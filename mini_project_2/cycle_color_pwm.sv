==> flow/design.v <==
module cycle_color_pwm #(
    parameter COLOR_INTERVAL = 46875  
)(
    input logic clk,
    output logic [9:0] pwm_counter,
    output logic [9:0] pwm_red,
    output logic [9:0] pwm_green,
    output logic [9:0] pwm_blue
);
    logic [$clog2(COLOR_INTERVAL) - 1:0] counter;
    logic [7:0] hue;
    initial begin
        counter = 0;
        hue = 0;
        pwm_counter = 0;
    end
    always_ff @(posedge clk) begin
        if (counter >= COLOR_INTERVAL) begin
            counter <= 0;
            hue <= hue + 1;  
        end else begin
            counter <= counter + 1;
        end
        pwm_counter <= pwm_counter + 1;  
    end
    always_comb begin
        if (hue < 43) begin
            pwm_red = 1023;
            pwm_green = (hue * 24);   
            pwm_blue = 0;
        end else if (hue < 85) begin
            pwm_red = ((85 - hue) * 24);
            pwm_green = 1023;
            pwm_blue = 0;
        end else if (hue < 128) begin
            pwm_red = 0;
            pwm_green = 1023;
            pwm_blue = ((hue - 85) * 24);
        end else if (hue < 171) begin
            pwm_red = 0;
            pwm_green = ((171 - hue) * 24 > 1023) ? 1023 : (171 - hue) * 24;
            pwm_blue = 1023;
        end else if (hue < 213) begin
            pwm_red = ((hue - 171) * 24);
            pwm_green = 0;
            pwm_blue = 1023;
        end else begin
            pwm_red = 1023;
            pwm_green = 0;
            pwm_blue = ((255 - hue) * 24);
        end
    end
endmodule
Reports on cycle_color_pwm
What the tools print for cycle_color_pwm, step after step.
Lines are those of the file above, counted from 1.
Operators carry their Yosys type and port widths (W data, S select, Z words).
Cell names lack the library's common part.
The mark -- stands for no value.
- top: cycle_color_pwm
- clock input: clk
- cell library: sky130hd
- corner: tt_025C_1v80

Word level
Yosys after proc, flatten, opt, wreduce and memory -nomap, before mapping. Enables and synchronous resets that opt folds into registers are not counted as muxes. Memory bits, and registers merged into a memory's read port (data or address), are not among the register bits. Print and check cells are not counted. Equal cells are merged and count once.
- flip-flop bits (word level) at 34
- noted bits of input ports: 1
- noted output and inout bits: 40
- elaborated cells at 39
- $add $sub $neg: 8
- noted multiply operators: 6
- noted order comparisons: 7
- noted muxes and demuxes: 15
- operators with widths (operator ; count):
    $mul A32 B2 Y7 const B ; 4
    $mux W10 ; 15
    $mul A32 B2 Y29 const B ; 1
    $gt A32 B10 Y1 const B ; 1
    $lt A8 B8 Y1 const B ; 3
    $sub A8 B8 Y9 const A ; 2
    $add A16 B1 Y16 const B ; 1
    $ge A16 B16 Y1 const B ; 1
    $mul A8 B2 Y7 const B ; 1
    $add A10 B1 Y10 const B ; 1
    $sub A7 B8 Y9 const A ; 1
    $sub A8 B7 Y9 const B ; 1
    $sub A8 B8 Y9 const B ; 1
    $add A8 B1 Y8 const B ; 1
    $lt A8 B6 Y1 const B ; 1
    $lt A8 B7 Y1 const B ; 1

Longest topological paths
Depth = most cells in a row (Yosys ltp): at word level without a register or memory, in the mapped netlist without a sequential cell, where the memories' decode and read muxes count.
- word-level depth at 8
- ABC_AREA at 0
- gate-level depth with buffers at 15

Mapped cells and area
Yosys stat after the flow's synthesis: flattened, memories mapped to cells. It holds for the ABC_AREA given above (unset counts as 0); a run with the other value may have another netlist.
Totals and module areas in this step are rounded.
- cells by type (cell ; count ; total area (µm²)):
    ha_1 ; 42 ; 525.504
    dfxtp_1 ; 26 ; 520.499
    xnor2_1 ; 50 ; 437.92
    edfxtp_1 ; 8 ; 240.23
    xor2_1 ; 21 ; 183.926
    a21oi_1 ; 31 ; 155.149
    nor2_1 ; 33 ; 123.869
    a21o_1 ; 13 ; 97.594
    nand2_1 ; 23 ; 86.333
    fa_1 ; 4 ; 80.077
    inv_1 ; 21 ; 78.826
    nand3_1 ; 15 ; 75.072
    o21ai_0 ; 14 ; 70.067
    buf_4 ; 7 ; 52.55
    nor2b_1 ; 8 ; 50.048
    o221ai_1 ; 5 ; 43.792
    a221oi_2 ; 2 ; 30.029
    nor3_1 ; 6 ; 30.029
Not listed: further types 34, cells in them 69.
- cell count at 398
- noted mapped area: 0.00342 mm²
- noted area of sequential cells: 0.000761 mm²
- noted flip-flop cells: 34

Worst setup path after synthesis
OpenSTA on the mapped netlist: ideal clock, no wires. The path of least setup slack (recovery checks aside). Input and output delay are each 20% of the period. Register names are those of the netlist, which keeps one name where synthesis merged equal registers.
- path kind: flip-flop to output port
- start point: register hue[4]
- end point: output port pwm_green[1]
- period at 4.59 ns
- output delay: 0.918 ns
- noted arrival time: 3.302 ns
- setup slack at 0.370 ns
- noted delay of the path: 3.302 ns
- noted driving pins on the path: 16
- buffers on the path: 4
- period reached after synthesis: 4.22 ns
"delay of the path" = arrival - input delay + setup time.
A path that ends at an output port has no setup time.
"driving pins on the path": output pins that drive a net of the path, with the launching flip-flop's if there is one; two outputs of one cell count as two.
"period reached after synthesis" = period - worst setup slack (recovery checks aside). The figure is calculated, with input and output delays left at 20% of the set period.
Between the ends stands the longest chain of elaborated cells between them, by number of cells; it is not shown to be the way that was timed. Of several equally long chains one is given.
Each line given opens the expression or statement behind the cell; cells for indexed reads and writes are added by Yosys, which also makes memories of some case tables.
- cell sequence: edfxtp_1 -> clkbuf_1 -> inv_1 -> ha_1 -> a21o_1 -> xnor2_1 -> ha_1 -> clkbuf_1 -> a21o_1 -> a2111oi_0 -> a211oi_1 -> xnor2_1 -> and2_1 -> buf_6 -> nor2_1 -> buf_4
- cells in the longest elaborated chain at 8
- elaborated cells between the ends (all ways): 12
- noted source lines of those cells: 5
- those cells by class: add/sub (1); mul (1); compare (5); mux (5)
- RTL lines, path post-synthesis (what ; line ; source):
    start: declaration ; 11 ; logic [7:0] hue;
    start: assignment ; 20 ; hue <= hue + 1;
    $sub A8 B8 Y9 ; 41 ; pwm_green = ((171 - hue) * 24 > 1023) ? 1023 : (171 - hue) * 24;
    $mul A32 B2 Y29 ; 41 ;
    $gt A32 B10 Y1 ; 41 ;
    $mux W10 ; 41 ;
    $mux W10 ; 39 ; end else if (hue < 171) begin
    $mux W10 ; 35 ; end else if (hue < 128) begin
    $mux W10 ; 31 ; end else if (hue < 85) begin
    $mux W10 ; 27 ; if (hue < 43) begin
    end: declaration ; 7 ; output logic [9:0] pwm_green,
Some nets on the timed path still bear RTL names; the line given drives or declares the net.
- nets with RTL names, path post-synthesis (net ; line):
    pwm_green[0] ; 27

Timing after layout
Path of least setup slack in the final report of flow run A (OpenROAD, finished layout, wires in). Where an end is a register, its clock arrival counts in the times.
- path kind: flip-flop to output port
- start point: register hue[3]
- end point: output port pwm_green[7]
- period at 4.27 ns
- output delay: 0.85 ns
- noted arrival time: 3.32 ns
- setup slack at 0.10 ns
- noted driving pins on the path: 17
- buffers on the path: 5
Between the ends stands the longest chain of elaborated cells between them, by number of cells; it is not shown to be the way that was timed. Of several equally long chains one is given.
- cell sequence: edfxtp_1 -> ha_2 -> buf_4 -> nor2b_4 -> nand2b_4 -> xnor2_4 -> ha_4 -> a21oi_4 -> buf_6 -> buf_6 -> o211ai_1 -> a21oi_2 -> a211oi_2 -> and2_1 -> buf_6 -> a221oi_4 -> buf_2
- cells in the longest elaborated chain at 8
- elaborated cells between the ends (all ways): 13
- noted source lines of those cells: 6
- those cells by class: add/sub (1); mul (2); compare (5); mux (5)
- RTL lines, path post-layout (what ; line ; source):
    start: declaration ; 11 ; logic [7:0] hue;
    start: assignment ; 20 ; hue <= hue + 1;
    $sub A8 B8 Y9 ; 41 ; pwm_green = ((171 - hue) * 24 > 1023) ? 1023 : (171 - hue) * 24;
    $mul A32 B2 Y29 ; 41 ;
    $gt A32 B10 Y1 ; 41 ;
    $mux W10 ; 41 ;
    $mux W10 ; 39 ; end else if (hue < 171) begin
    $mux W10 ; 35 ; end else if (hue < 128) begin
    $mux W10 ; 31 ; end else if (hue < 85) begin
    $mux W10 ; 27 ; if (hue < 43) begin
    end: declaration ; 7 ; output logic [9:0] pwm_green,

Add stored flow runs of cycle_color_pwm

Module cycle_color_pwm, platform sky130hd: 2 stored runs of the flow (Yosys, OpenROAD) with differing settings, in no particular order. Input and output delays are each 20% of the period that was set; the output load is 0.01 pF.
"critical setup path time" means the part of the period allowed to the worst setup path (the constraints hold back 20% at inputs and 20% at outputs) less its slack; where the path has registers, the arrival times of their clocks count too.
The measured numbers are rounded.

Flow run A

==> flow/run.sh <==
#!/bin/bash
# the make line also repeats the synthesis and layout settings of config.mk as NAME=value (left out here)
make -C /OpenROAD-flow-scripts/flow DESIGN_CONFIG=/design/flow/config.mk WORK_HOME=/design/flow/orfs CLKGATE_MAP_FILE= finish
==> flow/config.mk <==
export PLATFORM = sky130hd
export DESIGN_NAME = cycle_color_pwm
export DESIGN_NICKNAME = cycle_color_pwm
export VERILOG_FILES = /design/flow/design.v
export SDC_FILE = /design/flow/constraint.sdc
export NUM_CORES = 4
export LEC_CHECK = 0
export CAP_MARGIN = 20
export CORE_MARGIN = 2
export CORE_UTILIZATION = 52
export GPL_TIMING_DRIVEN = 0
export MAX_ROUTING_LAYER = met4
export PLACE_DENSITY_LB_ADDON = 0.29
export SETUP_SLACK_MARGIN = 1.07
export SLEW_MARGIN = 25
export TNS_END_PERCENT = 90
==> flow/constraint.sdc <==
create_clock -name core_clock -period 4.27 [get_ports {clk}]
set_input_delay 0.8540 -clock core_clock [delete_from_list [all_inputs] [get_ports {clk}]]
set_output_delay 0.8540 -clock core_clock [all_outputs]
set_load 0.01 [all_outputs]

Measured in flow run A:
- noted the critical setup path time: 3.32 ns
- worst path kind: flip-flop to output port
- smallest setup slack at 0.097 ns
- smallest hold slack: 0.457 ns
- noted the synthesized cell area: 0.00342 mm²
- noted the die area: 0.00723 mm²
- setup total negative slack: 0.000 ns
- utilization at 0.814

Flow run B

==> flow/run.sh <==
#!/bin/bash
# the make line also repeats the synthesis and layout settings of config.mk as NAME=value (left out here)
make -C /OpenROAD-flow-scripts/flow DESIGN_CONFIG=/design/flow/config.mk WORK_HOME=/design/flow/orfs CLKGATE_MAP_FILE= finish
==> flow/config.mk <==
export PLATFORM = sky130hd
export DESIGN_NAME = cycle_color_pwm
export DESIGN_NICKNAME = cycle_color_pwm
export VERILOG_FILES = /design/flow/design.v
export SDC_FILE = /design/flow/constraint.sdc
export NUM_CORES = 4
export LEC_CHECK = 0
export ABC_AREA = 0
export CAP_MARGIN = 15
export CELL_PAD_IN_SITES_DETAIL_PLACEMENT = 0
export CORE_MARGIN = 9
export CORE_UTILIZATION = 34
export CTS_CLUSTER_DIAMETER = 274
export CTS_CLUSTER_SIZE = 91
export GPL_ROUTABILITY_DRIVEN = 0
export MIN_ROUTING_LAYER = met1
export PLACE_DENSITY_LB_ADDON = 0.15
export SETUP_SLACK_MARGIN = 0.78
export SLEW_MARGIN = 15
==> flow/constraint.sdc <==
create_clock -name core_clock -period 3.29 [get_ports {clk}]
set_input_delay 0.6580 -clock core_clock [delete_from_list [all_inputs] [get_ports {clk}]]
set_output_delay 0.6580 -clock core_clock [all_outputs]
set_load 0.01 [all_outputs]

Measured in flow run B:
- noted the critical setup path time: 3.10 ns
- worst path kind: flip-flop to output port
- smallest setup slack at -0.467 ns
- smallest hold slack: 0.448 ns
- noted the synthesized cell area: 0.00342 mm²
- noted the die area: 0.014 mm²
- setup total negative slack: -5.23 ns
- utilization at 0.591
