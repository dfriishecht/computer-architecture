==> flow/design.v <==
module cycle_color #(
    parameter COLOR_INTERVAL = 2000000  
)(
    input logic clk,
    output logic red,
    output logic green,
    output logic blue
);
    typedef enum logic [2:0] {
        RED      = 3'b000,
        YELLOW   = 3'b001,
        GREEN    = 3'b010,
        CYAN     = 3'b011,
        BLUE     = 3'b100,
        MAGENTA  = 3'b101
    } t_state;
    t_state current_state = RED;
    t_state next_state;
    logic next_red, next_green, next_blue;
    logic [($clog2(COLOR_INTERVAL))-1:0] count = 0;
    always_ff @(posedge clk) begin  
        if (count == COLOR_INTERVAL - 1) begin
            current_state <= next_state;
            count <= 0;
        end
        else begin
            count <= count + 1;
        end
    end
    always_comb begin
        next_state = 3'bxxx;  
        case (current_state)
            RED: next_state = YELLOW;
            YELLOW: next_state = GREEN;
            GREEN: next_state = CYAN;
            CYAN: next_state = BLUE;
            BLUE: next_state = MAGENTA;
            MAGENTA: next_state = RED;
            default: next_state = RED;
        endcase
    end
    always_ff @(posedge clk) begin
        red <= next_red;
        green <= next_green;
        blue <= next_blue;
    end
    always_comb begin
        next_red = (current_state == RED) || (current_state == YELLOW) || (current_state == MAGENTA);
        next_green = (current_state == GREEN) || (current_state == YELLOW) || (current_state == CYAN);
        next_blue = (current_state == BLUE) || (current_state == CYAN) || (current_state == MAGENTA);
    end
endmodule
module top(
    input logic clk,
    output logic RGB_R,
    output logic RGB_G,
    output logic RGB_B
);
    logic red, green, blue;
    cycle_color u0(
        .clk (clk),
        .red (red),
        .green (green),
        .blue (blue)
    );
    assign RGB_R = ~red;
    assign RGB_G = ~green;
    assign RGB_B = ~blue;
endmodule
# From RTL to reports: top
# Tool output for the design above, in the order of the flow.
# Line numbers count from 1 in the design file above.
# Cell names lack the library's common part.
# A cell with n/a has no value.
# inputs
top_module	top
clk_port	clk
cell_library	sky130hd
corner	tt_025C_1v80

# After elaboration
# Counts by Yosys on the flattened word-level netlist (proc, flatten, opt, wreduce; memories kept). Register bits leave out memories and registers merged into their read ports (data or address); mux counts leave out enables and synchronous resets folded into registers. Print and check cells are left out. Cells with the same type and inputs are merged into one.
# op_classes
bitwise	3
muxes	1
add_sub_neg	1
eq_ne	6
reduce_and_logical	7
# op_table
cell	count
21-bit by 1-bit adder with 21-bit output (second input constant)	1
21-bit == test (second input constant)	1
3-bit case mux with 5-bit select	1
1-bit logical OR	6
3-bit by 2-bit == test with 1-bit output (second input constant)	2
3-bit == test (second input constant)	2
1-bit inverter	3
3-bit by 1-bit == test with 1-bit output (second input constant)	1
3-bit zero test	1
# word_totals
reg_bits	27
inputBits	1
out_inout_bits	3

# Longest topological paths
# Depth = most cells in a row (Yosys ltp): at word level without a register or memory, in the mapped netlist without a sequential cell, where the memories' decode and read muxes count.
# depth
depth_word	3
ABC_AREA	0
ltp_mapped	5
ltp_nobuf	5

# Synthesis result
# The flow's flattened synthesis, as Yosys stat reports it; memories are mapped. The netlist is that of the ABC_AREA named above (0 if unset); the other value can give another one.
# mapped
ffs	27
seqArea_um2	570.5
yosys_area_um2	1202.4
n_buf	1
mapped_cells	114
# by_type
cell_type	count
dfxtp_1	24
edfxtp_1	3
xnor2_1	10
xor2_1	6
a21oi_2	4
nand3_1	7
nor2_2	5
o31ai_1	4
nand4_1	4
and4_4	2
inv_1	6
nand2_1	6
nor2_1	6
or4_4	2
nand4_4	1
nor4_4	1
nand3_2	2
and4_1	2
# Not listed: further types 14, cells in them 19.
# By module: a second synthesis without flattening, with its own total; a netlist apart from the flattened one above.
# hier_totals
hier_cells	116
area_unflattened_um2	1127.3
# Each row is one instance without its submodules.
# by_module
module	cells	mod_seq_area_um2	area_um2	instances
cycle_color	113	570.5	1116.1	1
top	3	0.0	11.3	1

# Path before layout
# Path of least setup slack by OpenSTA after synthesis, without wires, with an ideal clock, recovery checks aside; 20% of the period is set as input and as output delay. Where synthesis merged equal registers, the netlist keeps one of their names.
# synth_path
path_kind	register to register
startpoint	register u0.count[4]
endpoint	register u0.current_state[0]
clock_period_ns	2.42
stages	5
setup_time_ns	0.303
launch_ns	0.000
path_buffers	1
setup_slack_ns	0.747
path_delay_ns	1.673
t_arrival_ns	1.370
period_less_setup_slack_ns	1.673
# "path_delay_ns" = arrival - input delay + setup time.
# "stages" counts driving pins, that of a launching flip-flop among them; a cell with two outputs on the path counts twice.
# "period_less_setup_slack_ns" is the clock period less the worst setup slack; recovery checks do not enter. This is arithmetic on one report: input and output delays are still those of the set period (20% each).
# The rows between start and end are the longest chain of elaborated cells between them; the timing report does not say that the signal goes this way. Where chains are equally long, one stands for them.
# Each line given opens the expression or statement behind the cell; cells for indexed reads and writes are added by Yosys, which also makes memories of some case tables.
# synth_via
path_cell_list	dfxtp_1 nand3_2 or4b_4 nor4_4 buf_6
elab_chain_len	1
cone_cells	1
cone_lines	1
# synth_rtl
element	line_no	rtl
start: declaration	20	logic [($clog2(COLOR_INTERVAL))-1:0] count = 0;
start: assignment	24	count <= 0;
start: assignment	27	count <= count + 1;
21-bit == test	22	if (count == COLOR_INTERVAL - 1) begin
end: assignment	23	current_state <= next_state;
end: declaration	17	t_state current_state = RED;

# Timing after layout
# Path of least setup slack in the final report of entry A (OpenROAD, finished layout, wires in). Where an end is a register, its clock arrival counts in the times.
# layout_path
path_kind	register to register
startpoint	register u0.count[0]
endpoint	register u0.count[18]
launch_ns	0.31
stages	6
clock_period_ns	2.01
setup_slack_ns	0.14
path_buffers	0
setup_time_ns	0.05
t_arrival_ns	2.14
# The rows between start and end are the longest chain of elaborated cells between them; the timing report does not say that the signal goes this way. Where chains are equally long, one stands for them.
# layout_via
path_cell_list	dfxtp_1 ha_1 and3_1 nand3_1 or4_1 a21oi_2
elab_chain_len	1
cone_cells	2
cone_lines	2
# layout_rtl
element	line_no	rtl
start: declaration	20	logic [($clog2(COLOR_INTERVAL))-1:0] count = 0;
start: assignment	24	count <= 0;
start: assignment	27	count <= count + 1;
21-bit by 1-bit adder with 21-bit output	27
end: assignment	24
end: assignment	27
end: declaration	20

Memo
Re: implementation data of top

Measured results for top: 2 stored runs of the Yosys and OpenROAD flow on sky130hd. The settings differ; the order carries no meaning. The constraints put input and output delay at 20% of the set period each and load the outputs with 0.01 pF.
By "worst_setup_path_time_ns" is meant the share of the clock period that the worst setup path is allowed (20% is reserved at inputs, 20% at outputs), minus its slack. Clock arrival times at its registers enter into it.
"power.total_mw" rests on the timing tool's default activity at the inputs, not on a simulated workload.

Entry A, flow files:
==> flow/run.sh <==
#!/bin/bash
# the make line also repeats the synthesis and layout settings of config.mk as NAME=value (left out here)
make -C /OpenROAD-flow-scripts/flow DESIGN_CONFIG=/design/flow/config.mk WORK_HOME=/design/flow/orfs CLKGATE_MAP_FILE= finish
==> flow/config.mk <==
export PLATFORM = sky130hd
export DESIGN_NAME = top
export DESIGN_NICKNAME = top
export VERILOG_FILES = /design/flow/design.v
export SDC_FILE = /design/flow/constraint.sdc
export NUM_CORES = 4
export LEC_CHECK = 0
export CAP_MARGIN = 20
export CELL_PAD_IN_SITES_DETAIL_PLACEMENT = 1
export CORE_MARGIN = 2
export CORE_UTILIZATION = 36
export CTS_CLUSTER_DIAMETER = 169
export GPL_ROUTABILITY_DRIVEN = 0
export PLACE_DENSITY = 0.79
export SETUP_SLACK_MARGIN = -0.14
export SLEW_MARGIN = 20
export TNS_END_PERCENT = 20
==> flow/constraint.sdc <==
create_clock -name core_clock -period 2.01 [get_ports {clk}]
set_input_delay 0.4020 -clock core_clock [delete_from_list [all_inputs] [get_ports {clk}]]
set_output_delay 0.4020 -clock core_clock [all_outputs]
set_load 0.01 [all_outputs]

==> results of entry A, as CSV <==
result,value
power.total_mw,0.7708
timing.setup.ws_ns,0.138
hold_worst_slack_ns,0.509
post_route_stdcell_area_um2,1325.0
yosys_chip_area_um2,1202.4
setup_tns_ns,0.000
dieArea_um2,3818.0
worst_setup_path_time_ns,1.87
critical_path_type,"register to register"

Entry B, flow files:
==> flow/run.sh <==
#!/bin/bash
# the make line also repeats the synthesis and layout settings of config.mk as NAME=value (left out here)
make -C /OpenROAD-flow-scripts/flow DESIGN_CONFIG=/design/flow/config.mk WORK_HOME=/design/flow/orfs CLKGATE_MAP_FILE= finish
==> flow/config.mk <==
export PLATFORM = sky130hd
export DESIGN_NAME = top
export DESIGN_NICKNAME = top
export VERILOG_FILES = /design/flow/design.v
export SDC_FILE = /design/flow/constraint.sdc
export NUM_CORES = 4
export LEC_CHECK = 0
export CAP_MARGIN = 20
export CORE_MARGIN = 2
export CORE_UTILIZATION = 65
export GPL_ROUTABILITY_DRIVEN = 0
export HOLD_SLACK_MARGIN = 0.27
export MAX_ROUTING_LAYER = met5
export PLACE_DENSITY_LB_ADDON = 0.23
export SLEW_MARGIN = 20
export TNS_END_PERCENT = 70
==> flow/constraint.sdc <==
create_clock -name core_clock -period 2.12 [get_ports {clk}]
set_input_delay 0.4240 -clock core_clock [delete_from_list [all_inputs] [get_ports {clk}]]
set_output_delay 0.4240 -clock core_clock [all_outputs]
set_load 0.01 [all_outputs]

==> results of entry B, as CSV <==
result,value
power.total_mw,0.7312
timing.setup.ws_ns,0.329
hold_worst_slack_ns,0.497
post_route_stdcell_area_um2,1293.7
yosys_chip_area_um2,1202.4
setup_tns_ns,0.000
dieArea_um2,2209.9
worst_setup_path_time_ns,1.79
critical_path_type,"register to register"
